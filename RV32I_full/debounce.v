==> flow/design.v <==
module debounce
	#(parameter
        N=20		 
	)
   (
    input wire clk, reset,
    input wire sw,
    output reg db_level, db_tick
   );
   localparam  [1:0]
               zero  = 2'b00,
               wait0 = 2'b01,
               one   = 2'b10,
               wait1 = 2'b11;
   reg [N-1:0] q_reg, q_next;
   reg [1:0] state_reg, state_next;
    always @(posedge clk)  
       if (reset)
          begin
             state_reg <= zero;
             q_reg <= 0;
          end
       else
          begin
             state_reg <= state_next;
             q_reg <= q_next;
          end
   always @*
   begin
      state_next = state_reg;    
      q_next = q_reg;            
      db_tick = 1'b0;            
      case (state_reg)
         zero:
            begin
               db_level = 1'b0;
               if (sw)
                  begin
                     state_next = wait1;
                     q_next = {N{1'b1}};  
                  end
            end
         wait1:
            begin
               db_level = 1'b0;
               if (sw)
                  begin
                     q_next = q_reg - 1;
                     if (q_next==0)
                        begin
                           state_next = one;
                           db_tick = 1'b1;
                        end
                  end
               else  
                  state_next = zero;
            end
         one:
            begin
               db_level = 1'b1;
               if (~sw)
                  begin
                     state_next = wait0;
                     q_next = {N{1'b1}};  
                  end
            end
         wait0:
            begin
               db_level = 1'b1;
               if (~sw)
                  begin
                     q_next = q_reg - 1;
                     if (q_next==0)
                        state_next = zero;
                  end
               else  
                  state_next = one;
            end
         default: state_next = zero;
      endcase
   end
endmodule
== From RTL to reports: debounce ==
The steps from the RTL of debounce to its reports follow in flow order.
Lines are those of the file above, counted from 1.
Operators carry their Yosys type and port widths (W data, S select, Z words).
A cell with n/a has no value.

* Design top: debounce
* Clock port: clk
* Standard-cell library: sky130hd
* Corner: tt_025C_1v80

== Elaborated design ==
Yosys after proc, flatten, opt, wreduce and memory -nomap, before mapping. Memory bits, and registers merged into a memory's read port (data or address), are not among the register bits. Print and check cells are not counted. Equal cells are merged and count once.

* Equal/unequal tests: 9
* Reductions and logical operators: 7
* $add $sub $neg: 1
* Muxes and demuxes: 16

{| class="wikitable"
|+ Operators with widths
! operator !! number
|-
| $pmux W20 S4 || 1
|-
| $mux W20 || 4
|-
| $sub A20 B1 Y20 const B || 1
|-
| $logic_not A20 Y1 || 1
|-
| $mux W2 || 6
|-
| $ne A2 B2 Y1 const B || 4
|-
| $reduce_and A4 Y1 || 2
|-
| $pmux W2 S4 || 1
|-
| $ne A3 B3 Y1 const B || 2
|-
| $eq A2 B2 Y1 const B || 2
|-
| $reduce_or A2 Y1 || 2
|-
| $pmux W1 S2 || 2
|-
| $reduce_or A3 Y1 || 1
|-
| $eq A2 B1 Y1 const B || 1
|-
| $logic_not A2 Y1 || 1
|-
| $mux W1 || 2
|}

* Register bits after elaboration: 22
* Input bits: 3
* Cells after elaboration: 35

== Longest topological paths ==
Longest topological path by Yosys (ltp), each cell counted once; first at word level (registers and memories cut), then after technology mapping (sequential cells cut; the memories' decode and read muxes count).

* Depth after elaboration: 5
* ABC_AREA: 0
* Gate-level depth with buffers: 9
* Mapped depth without buffers: 8

== Netlist ==
The flow's flattened synthesis, as Yosys stat reports it; memories are mapped. The netlist is that of the ABC_AREA named above (0 if unset); the other value can give another one.

{| class="wikitable"
|+ Cells by type
! type !! number
|-
| sky130_fd_sc_hd__dfxtp_1 || 24
|-
| sky130_fd_sc_hd__nor2_1 || 24
|-
| sky130_fd_sc_hd__a21oi_1 || 14
|-
| sky130_fd_sc_hd__o21ai_0 || 13
|-
| sky130_fd_sc_hd__a311oi_1 || 7
|-
| sky130_fd_sc_hd__a211oi_1 || 6
|-
| sky130_fd_sc_hd__nor4_4 || 2
|-
| sky130_fd_sc_hd__nor3_1 || 8
|-
| sky130_fd_sc_hd__nand4_1 || 6
|-
| sky130_fd_sc_hd__nor4b_2 || 2
|-
| sky130_fd_sc_hd__a211o_1 || 3
|-
| sky130_fd_sc_hd__xnor2_1 || 3
|-
| sky130_fd_sc_hd__xor2_1 || 3
|-
| sky130_fd_sc_hd__ha_1 || 2
|-
| sky130_fd_sc_hd__nor2b_1 || 4
|-
| sky130_fd_sc_hd__or3_1 || 4
|-
| sky130_fd_sc_hd__buf_6 || 2
|-
| sky130_fd_sc_hd__clkbuf_1 || 6
|}

Other cell types: 31; their cells: 53.

* Flip-flops: 24
* Area of sequential cells: 480.5 um^2
* Synthesis area: 1,544.0 um^2
* Buffers: 12
* Mapped cells: 186

== Timing after synthesis ==
OpenSTA on the mapped netlist: ideal clock, no wires. The path of least setup slack (recovery checks aside). Input and output delay are each 20% of the period. Register names are those of the netlist, which keeps one name where synthesis merged equal registers.

* Path kind: register -> output
* Start point: register q_reg[0]
* End point: output db_tick
* External output delay: 0.536 ns
* Path buffers: 1
* Setup slack: -0.004 ns
* Period: 2.68 ns
* Driving pins on the path: 9
* Delay of the path: 2.148 ns
* Data arrival time: 2.148 ns
* Data required time: 2.144 ns
* Period reached after synthesis: 2.684 ns

"delay of the path" is the arrival time less input delay plus setup time.
At an output port there is no setup time.
"driving pins on the path" counts driving pins, that of a launching flip-flop among them; a cell with two outputs on the path counts twice.
"period reached after synthesis" = period - worst setup slack (recovery checks aside). The figure is calculated, with input and output delays left at 20% of the set period.
Between the ends stands the longest chain of elaborated cells between them, by number of cells; it is not shown to be the way that was timed. Of several equally long chains one is given.
A line is the first line of the expression or statement that the cell stems from. Yosys adds cells for indexed reads and writes and turns some case tables into memories.

* Cells stage by stage: sky130_fd_sc_hd__dfxtp_1 -> sky130_fd_sc_hd__inv_1 -> sky130_fd_sc_hd__ha_1 -> sky130_fd_sc_hd__buf_2 -> sky130_fd_sc_hd__nor4b_2 -> sky130_fd_sc_hd__nand4_1 -> sky130_fd_sc_hd__or3b_1 -> sky130_fd_sc_hd__a311oi_2 -> sky130_fd_sc_hd__nor4b_2
* Cells in the longest elaborated chain: 5

{| class="wikitable"
|+ Ends and longest elaborated chain, after synthesis
! what !! RTL line !! source
|-
| start: declaration || 15 || <nowiki>reg [N-1:0] q_reg, q_next;</nowiki>
|-
| start: assignment || 21 || <nowiki>q_reg <= 0;</nowiki>
|-
| start: assignment || 26 || <nowiki>q_reg <= q_next;</nowiki>
|-
| $sub A20 B1 Y20 || 48 || <nowiki>q_next = q_reg - 1;</nowiki>
|-
| $logic_not A20 Y1 || 49 || <nowiki>if (q_next==0)</nowiki>
|-
| $mux W1 || 49 ||
|-
| $mux W1 || 46 || <nowiki>if (sw)</nowiki>
|-
| $pmux W1 S2 || 33 || <nowiki>case (state_reg)</nowiki>
|-
| end: declaration || 8 || <nowiki>output reg db_level, db_tick</nowiki>
|}

== Worst path after layout ==
Path of least setup slack in the final report of flow run A (OpenROAD, finished layout, wires in). Where an end is a register, its clock arrival counts in the times.

* Path kind: register -> output
* Start point: register q_reg[0]
* End point: output db_tick
* Period: 4.84 ns
* External output delay: 0.97 ns
* Data arrival time: 3.25 ns
* Setup slack: 0.62 ns
* Path buffers: 1
* Data required time: 3.87 ns
* Driving pins on the path: 9

Between the ends stands the longest chain of elaborated cells between them, by number of cells; it is not shown to be the way that was timed. Of several equally long chains one is given.

* Cells stage by stage: sky130_fd_sc_hd__dfxtp_1 -> sky130_fd_sc_hd__inv_1 -> sky130_fd_sc_hd__ha_1 -> sky130_fd_sc_hd__nor4b_2 -> sky130_fd_sc_hd__nand4_1 -> sky130_fd_sc_hd__or3b_1 -> sky130_fd_sc_hd__a311oi_2 -> sky130_fd_sc_hd__nor4b_2 -> sky130_fd_sc_hd__clkdlybuf4s50_1
* Cells in the longest elaborated chain: 5

{| class="wikitable"
|+ Ends and longest elaborated chain, after layout
! what !! RTL line !! source
|-
| start: declaration || 15 || <nowiki>reg [N-1:0] q_reg, q_next;</nowiki>
|-
| start: assignment || 21 || <nowiki>q_reg <= 0;</nowiki>
|-
| start: assignment || 26 || <nowiki>q_reg <= q_next;</nowiki>
|-
| $sub A20 B1 Y20 || 48 || <nowiki>q_next = q_reg - 1;</nowiki>
|-
| $logic_not A20 Y1 || 49 || <nowiki>if (q_next==0)</nowiki>
|-
| $mux W1 || 49 ||
|-
| $mux W1 || 46 || <nowiki>if (sw)</nowiki>
|-
| $pmux W1 S2 || 33 || <nowiki>case (state_reg)</nowiki>
|-
| end: declaration || 8 || <nowiki>output reg db_level, db_tick</nowiki>
|}

debounce through Yosys and OpenROAD on sky130hd: 2 stored runs, unordered, with their settings and measured results. The constraints put input and output delay at 20% of the set period each and load the outputs with 0.01 pF.
"critical path time" = time allowed to the worst setup path (clock period - input delay - output delay, where it has them) - its slack; a late launch clock adds to it, a late capture clock takes from it.
"total power after layout" rests on the timing tool's default activity at the inputs, not on a simulated workload.

=== Flow run A ===
{| class="wikitable"
! Setting !! Value
|-
| period_ns || 4.84
|-
| CAP_MARGIN || 20
|-
| CORE_MARGIN || 2
|-
| CORE_UTILIZATION || 40
|-
| SLEW_MARGIN || 20
|-
! Result !! Value
|-
| Post-synthesis cell area || 1,544.0 um^2
|-
| Die footprint || 4,373.2 um^2
|-
| Final design utilization || 44.8%
|-
| Setup slack of the worst path || 0.625 ns
|-
| Smallest hold slack || 0.469 ns
|-
| Total power after layout || 0.0005012 W
|-
| Critical path time || 3.25 ns
|-
| Type of the worst setup path || register -> output
|}

=== Flow run B ===
{| class="wikitable"
! Setting !! Value
|-
| period_ns || 1.73
|-
| CORE_UTILIZATION || 62
|-
| SETUP_SLACK_MARGIN || 0.12
|-
| CORE_ASPECT_RATIO || 1.82
|-
| CELL_PAD_IN_SITES_DETAIL_PLACEMENT || 2
|-
| ABC_AREA || 1
|-
| GPL_ROUTABILITY_DRIVEN || 1
|-
| CAP_MARGIN || 20
|-
| SLEW_MARGIN || 35
|-
| MAX_ROUTING_LAYER || met4
|-
| CORE_MARGIN || 2
|}
No final report: placement broke off with DPL-0033.
